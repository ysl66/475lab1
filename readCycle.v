==> flow/design.v <==
module read_cycle (latch, count, not_oe, reading, read, write, reset, clk);
	output latch, 
		   count,
		   not_oe,
		   reading;
	input  read, 
		   write,
		   reset,
		   clk;
	reg   latch,
		   count,
		   not_oe,
			reading;
	reg [2:0] ps,
			  ns;
	parameter idle = 3'b000,
			  cycle_1 = 3'b001,
			  cycle_2 = 3'b010,
			  cycle_3 = 3'b011,
			  cycle_4 = 3'b100,
			  cycle_5 = 3'b101,
			  cycle_6 = 3'b110;
	always @(posedge clk)
		begin
			if (reset) ps = idle;
			else ps = ns;
			case (ps)
				idle: 
					begin
						reading = 0;
						latch = 0;
						count = 1;
						not_oe = 1;
						if (read == 1 && write == 0) ns = cycle_1;
						else ns = idle;
					end
				cycle_1:
					begin
						reading = 1;
						latch = 1;
						ns = cycle_2;
					end
				cycle_2:
					begin
						latch = 0;
						count = 0;
						ns = cycle_3;
					end
				cycle_3:
					begin
						not_oe = 0;
						ns = cycle_4;
					end
				cycle_4:
					begin
						count = 1;
						ns = cycle_5;
					end
				cycle_5:
					begin
						not_oe = 1;
						ns = cycle_6;
					end
				cycle_6:
					begin
						if (read == 1) ns = cycle_1;
						else ns = idle;
					end
			endcase
		end
endmodule
# ---- From RTL to reports: read_cycle
# Tool output for the design above, in the order of the flow.
# Line numbers count from 1 in the design file above.
# Operators carry their Yosys type and port widths (W data, S select, Z words).
# Library cell names are shortened.
# Not given: -
dict set report design {
  top_module {read_cycle}
  clk_port {clk}
  library {sky130hd}
  pvt_corner {tt_025C_1v80}
}

# ---- Word-level counts
# Yosys after proc, flatten, opt, wreduce and memory -nomap, before mapping. Memory bits, and registers merged into a memory's read port (data or address), are not among the register bits. Print and check cells are not counted. Equal cells are merged and count once.
dict set report bits {
  regBits 7
  inputBits 4
  out_inout_bits 4
  elab_cells 30
}
dict set report classes {
  eq_ne 6
  muxes 8
  n_logic 1
  reduce_logical 10
}
# cell n
set op_table {}
lappend op_table {{$pmux W3 S7} 1}
lappend op_table {{$eq A3 B3 Y1 const B} 3}
lappend op_table {{$reduce_bool A2 Y1} 4}
lappend op_table {{$pmux W1 S2} 4}
lappend op_table {{$reduce_bool A7 Y1} 1}
lappend op_table {{$reduce_or A2 Y1} 3}
lappend op_table {{$eq A3 B2 Y1 const B} 2}
lappend op_table {{$eq A3 B1 Y1 const B} 1}
lappend op_table {{$logic_not A3 Y1} 1}
lappend op_table {{$mux W3} 1}
lappend op_table {{$mux W1} 2}
lappend op_table {{$logic_and A1 B1 Y1} 1}
lappend op_table {{$not A1 Y1} 1}

# ---- Depth
# Longest topological path by Yosys (ltp), each cell counted once; first at word level (registers and memories cut), then after technology mapping (sequential cells cut; the memories' decode and read muxes count).
dict set report depth {
  depth_word 4
  ABC_AREA 0
  ltp_mapped 4
  mapped_depth_nobuf 3
}

# ---- Mapped cells and area
# Yosys stat after the flow's synthesis: flattened, memories mapped to cells. It holds for the ABC_AREA given above (unset counts as 0); a run with the other value may have another netlist.
# Totals and module areas in this step are rounded.
# type n type_area_um2
set by_type {}
lappend by_type {edfxtp_1 7 210.202}
lappend by_type {a21oi_1 5 25.024}
lappend by_type {buf_6 2 22.522}
lappend by_type {o21bai_1 3 22.522}
lappend by_type {xor2_1 2 17.517}
lappend by_type {nor4b_2 1 15.014}
lappend by_type {nor2b_1 2 12.512}
lappend by_type {or2_2 2 12.512}
lappend by_type {mux2_2 1 11.261}
lappend by_type {nor2_1 3 11.261}
lappend by_type {and4b_1 1 10.01}
lappend by_type {buf_2 2 10.01}
lappend by_type {o21ai_0 2 10.01}
lappend by_type {a211oi_1 1 7.507}
lappend by_type {and2b_1 1 7.507}
lappend by_type {nor3b_1 1 7.507}
lappend by_type {or2b_1 1 7.507}
lappend by_type {nor2_2 1 6.256}
# Not listed: further types 2, cells in them 2.
dict set report mapped {
  mapped_cells 40
  area_um2 435
  seqArea_um2 210
  ffs 7
  buf_cells 4
}

# ---- Path before layout
# Path of least setup slack by OpenSTA after synthesis, without wires, with an ideal clock, recovery checks aside; 20% of the period is set as input and as output delay. Where synthesis merged equal registers, the netlist keeps one of their names.
dict set report synth_timing {
  kind {register to register}
  startpoint {register ns[1]}
  endpoint {register not_oe}
  period_ns 1.12
  setup_ns 0.310
  t_first_pin_ns 0.000
  arrival_ns 0.828
  required_time_ns 0.810
  setup_slack_ns -0.018
  delay_ns 1.138
  path_stages 4
  path_buffers 1
  synth_period_reached_ns 1.138
}
# "delay_ns" is the arrival time less input delay plus setup time.
# "path_stages": output pins that drive a net of the path, with the launching flip-flop's if there is one; two outputs of one cell count as two.
# "synth_period_reached_ns" is the clock period less the worst setup slack; recovery checks do not enter. This is arithmetic on one report: input and output delays are still those of the set period (20% each).
# Between the ends stands the longest chain of elaborated cells between them, by number of cells; it is not shown to be the way that was timed. Of several equally long chains one is given.
# Each line given opens the expression or statement behind the cell; cells for indexed reads and writes are added by Yosys, which also makes memories of some case tables.
# A register here has more assigning lines than the two given.
# Only ways into the end's enable, where the timed path ends, are counted here.
dict set report synth_via {
  cell_sequence {edfxtp_1 buf_6 xor2_1 o21ai_0}
  elab_chain_len 4
  cone_cells 6
  cone_lines 2
  classes_between {2 x eq/ne; 1 x mux; 3 x reduce/logical}
}
# item line
set synth_lines {}
lappend synth_lines {{start: declaration} 15} ;# ns;
lappend synth_lines {{start: assignment} 34} ;# if (read == 1 && write == 0) ns = cycle_1;
lappend synth_lines {{start: assignment} 35} ;# else ns = idle;
lappend synth_lines {{$mux W3} 25} ;# if (reset) ps = idle;
lappend synth_lines {{$logic_not A3 Y1} 27} ;# case (ps)
lappend synth_lines {{$reduce_or A2 Y1} -}
lappend synth_lines {{$reduce_bool A2 Y1} -}
lappend synth_lines {{end: assignment} 33} ;# not_oe = 1;
lappend synth_lines {{end: assignment} 51} ;# not_oe = 0;
lappend synth_lines {{end: declaration} 4} ;# not_oe,

# ---- Path in the finished layout
# From the final timing report of run 1: the path of least setup slack in the routed layout; clock arrival at registers is part of the times.
dict set report layout_timing {
  kind {register to register}
  startpoint {register ns[0]}
  endpoint {register ns[0]}
  period_ns 1.16
  setup_ns 0.25
  t_first_pin_ns 0.26
  arrival_ns 1.28
  required_time_ns 1.16
  setup_slack_ns -0.11
  path_stages 5
  path_buffers 1
}
# Between the ends stands the longest chain of elaborated cells between them, by number of cells; it is not shown to be the way that was timed. Of several equally long chains one is given.
# A register here has more assigning lines than the two given.
# The path ends at the data pin of a flip-flop with enable; ways to the enable are not counted.
dict set report layout_via {
  cell_sequence {edfxtp_1 buf_4 nor4b_4 a211oi_2 o21ai_1}
  elab_chain_len 3
  cone_cells 9
  cone_lines 2
  classes_between {6 x eq/ne; 2 x mux; 1 x reduce/logical}
}
# item line
set layout_lines {}
lappend layout_lines {{start: declaration} 15} ;# ns;
lappend layout_lines {{start: assignment} 34} ;# if (read == 1 && write == 0) ns = cycle_1;
lappend layout_lines {{start: assignment} 35} ;# else ns = idle;
lappend layout_lines {{$mux W3} 25} ;# if (reset) ps = idle;
lappend layout_lines {{$eq A3 B3 Y1} 27} ;# case (ps)
lappend layout_lines {{$pmux W3 S7} 27}
lappend layout_lines {{end: assignment} 34}
lappend layout_lines {{end: assignment} 35}
lappend layout_lines {{end: declaration} 15}

; Measured data: module read_cycle, platform sky130hd, 2 stored runs of the flow under differing settings, order arbitrary. Input and output delays are each 20% of the period that was set; the output load is 0.01 pF.
; "achieved_clock_period_ns" = clock period - worst setup slack. The figure is calculated, with input and output delays left at 20% of the set period.
; By "critical_path_time_ns" is meant the share of the clock period that the worst setup path is allowed (20% is reserved at inputs, 20% at outputs), minus its slack. Clock arrival times at its registers enter into it.
; "power.total_mw" rests on the timing tool's default activity at the inputs, not on a simulated workload.
; The measured numbers are rounded.

[run 1: settings]
period_ns = 1.16
CORE_UTILIZATION = 17
PLACE_DENSITY = 0.68
HOLD_SLACK_MARGIN = -0.06
CELL_PAD_IN_SITES_DETAIL_PLACEMENT = 0
GPL_TIMING_DRIVEN = 1
GPL_ROUTABILITY_DRIVEN = 0
CTS_CLUSTER_DIAMETER = 61
SLEW_MARGIN = 35
MAX_ROUTING_LAYER = met5
CAP_MARGIN = 20
CORE_MARGIN = 2
[run 1: results]
yosys_chip_area_um2 = 435
achieved_clock_period_ns = 1.274
design_die_area_um2 = 2980
finish.stdcell_area_um2 = 664
critical_path_time_ns = 1.27
critical_path_type = register to register
holdWs_ns = 0.592
final_util_pct = 27.1
timing.setup.tns_ns = -0.374
power.total_mw = 0.899
fin_ws_ns = -0.114

[run 2: settings]
period_ns = 1.78
CORE_UTILIZATION = 29
SETUP_SLACK_MARGIN = 0.29
PLACE_DENSITY_LB_ADDON = 0.02
CELL_PAD_IN_SITES_GLOBAL_PLACEMENT = 1
TNS_END_PERCENT = 95
GPL_ROUTABILITY_DRIVEN = 0
CTS_CLUSTER_SIZE = 44
MIN_ROUTING_LAYER = met1
CAP_MARGIN = 20
CORE_MARGIN = 2
SLEW_MARGIN = 20
[run 2: results]
critical_path_time_ns = 1.09
critical_path_type = register to output
fin_ws_ns = 0.331
finish.stdcell_area_um2 = 536
holdWs_ns = 0.847
final_util_pct = 39.7
achieved_clock_period_ns = 1.449
power.total_mw = 0.507
yosys_chip_area_um2 = 435
design_die_area_um2 = 1830
timing.setup.tns_ns = 0.000
