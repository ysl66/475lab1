==> flow/design.v <==
module clock_divider (clock, divided_clock);
	input 			 clock;
	output 	       divided_clock;
	reg 		[31:0] divided_clocks;
	initial
		divided_clocks <= 0;
	always @(posedge clock) begin
		divided_clocks <= divided_clocks + 1;
	end
	assign divided_clock = divided_clocks[15];
endmodule 
# Step by step through the tools: clock_divider
# What the tools print for clock_divider, step after step.
# Lines are those of the file above, counted from 1.
# Cell names lack the library's common part.
# The mark n/a stands for no value.
# inputs
design	clock_divider
clk_port	clock
cell_library	sky130hd
pvt_corner	tt_025C_1v80

# Word-level counts
# Counts by Yosys on the flattened word-level netlist (proc, flatten, opt, wreduce; memories kept). Register bits leave out memories and registers merged into their read ports (data or address); mux counts leave out enables and synchronous resets folded into registers. Print and check cells are left out. Cells with the same type and inputs are merged into one.
# word_totals
output_inout_bits	1
input_bits	1
register_bits	32
wordCells	2
# op_classes
addsub	1
# op_table
cell	n
adder 32 x 1 -> 32 bit with constant B	1

# Depth
# Yosys ltp: most cells in a row. Word level: on the elaborated netlist, between registers, memories and ports. Mapped: between sequential cells and ports; inverters and the memories' decode and read muxes count.
# logic_depth
ltp_word	1
abc_area	0
ltp_mapped	5
mapped_depth_nobuf	5

# After synthesis
# The flow's flattened synthesis, as Yosys stat reports it; memories are mapped. The netlist is that of the ABC_AREA named above (0 if unset); the other value can give another one.
# by_type
cell	n	type_area_um2
dfxtp_1	16	320.307
xnor2_1	10	87.584
xor2_1	4	35.034
nand2_1	5	18.768
nand4_1	3	18.768
nor3_4	1	16.266
nand3_1	3	15.014
and3_1	2	12.512
ha_1	1	12.512
nor2_1	3	11.261
nand3_2	1	10.01
and4_1	1	8.758
inv_1	2	7.507
# mapped
buf_cells	0
synth_area_um2	574.3
seqArea_um2	320.3
ffs	16
stdcells	52

# Path before layout
# Source: OpenSTA report_checks on the synthesized netlist (no wires, ideal clock, input and output delay 20% of the period each), path of least setup slack; recovery checks are left aside. Register names are those of the netlist, which keeps one name where synthesis merged equal registers.
# synth_timing
path_type	register to register
from	register divided_clocks[0]
to	register divided_clocks[10]
required_ns	2.422
delay_ns	1.214
clock_period_ns	2.54
setup_time_ns	0.118
driving_pins	6
n_path_buf	0
arrival_time_ns	1.096
path_slack_ns	1.326
period_less_setup_slack_ns	1.214
# "delay_ns" is the arrival time less input delay plus setup time.
# "driving_pins" counts driving pins, that of a launching flip-flop among them; a cell with two outputs on the path counts twice.
# "period_less_setup_slack_ns" = period - worst setup slack (recovery checks aside). The figure is calculated, with input and output delays left at 20% of the set period.
# Between the ends stands the longest chain of elaborated cells between them, by number of cells; it is not shown to be the way that was timed. Of several equally long chains one is given.
# A line is the first line of the expression or statement that the cell stems from. Yosys adds cells for indexed reads and writes and turns some case tables into memories.
# synth_via
cell_sequence	dfxtp_1 -> ha_1 -> nand4_1 -> nor2_1 -> nand4_1 -> xnor2_1
elab_chain_len	1
cells_between	1
classes_between	1 x add/sub
# synth_rtl
element	line	text
start, declared	4	reg [31:0] divided_clocks;
start, assigned	8	divided_clocks <= divided_clocks + 1;
adder 32 x 1 -> 32 bit	8
end, assigned	8
end, declared	4

# Path in the finished layout
# Path of least setup slack in the final report of entry A (OpenROAD, finished layout, wires in). Where an end is a register, its clock arrival counts in the times.
# layout_timing
path_type	register to register
from	register divided_clocks[0]
to	register divided_clocks[10]
setup_time_ns	0.11
arrival_time_ns	1.47
path_slack_ns	0.10
driving_pins	6
required_ns	1.57
n_path_buf	0
clock_period_ns	1.43
# Between the ends stands the longest chain of elaborated cells between them, by number of cells; it is not shown to be the way that was timed. Of several equally long chains one is given.
# layout_via
cell_sequence	dfxtp_1 -> ha_1 -> nand4_1 -> nor2_4 -> nand4_1 -> xnor2_1
elab_chain_len	1
cells_between	1
classes_between	1 x add/sub
# layout_rtl
element	line	text
start, declared	4	reg [31:0] divided_clocks;
start, assigned	8	divided_clocks <= divided_clocks + 1;
adder 32 x 1 -> 32 bit	8
end, assigned	8
end, declared	4

# Flow measurements of clock_divider on sky130hd: 2 stored runs with different settings, listed in no order. Input and output delays are each 20% of the period that was set; the output load is 0.01 pF.
# "timing.achieved_period_ns" means the clock period less the worst setup slack. The figure is calculated, with input and output delays left at 20% of the set period.
# "worst_path_time_ns" means the part of the period allowed to the worst setup path (the constraints hold back 20% at inputs and 20% at outputs) less its slack; where the path has registers, the arrival times of their clocks count too.
# "final_power_uw": no workload was simulated; the value follows from the tool's default switching activity.
# Among the settings, -- means not set for that run.
item,entry A,entry B
period_ns,1.43,1.85
CORE_UTILIZATION,15,40
PLACE_DENSITY,0.42,--
CORE_MARGIN,7,2
TNS_END_PERCENT,15,--
CTS_CLUSTER_SIZE,34,--
MIN_ROUTING_LAYER,met1,--
MAX_ROUTING_LAYER,met4,--
CAP_MARGIN,20,20
SLEW_MARGIN,20,20
die_area_um2,5757.0,1754.8
worst_path_time_ns,1.33,1.17
timing.worst_path_kind,register to register,register to output
post_route_stdcell_area_um2,705.7,639.4
fin_util_frac,0.193,0.485
final_power_uw,846.4,573.7
timing.achieved_period_ns,1.329,1.541
synth_area_um2,574.3,574.3
timing.setup.tns_ns,0.000,0.000
fin_ws_ns,0.101,0.309
final_hold_ws_ns,0.418,0.419
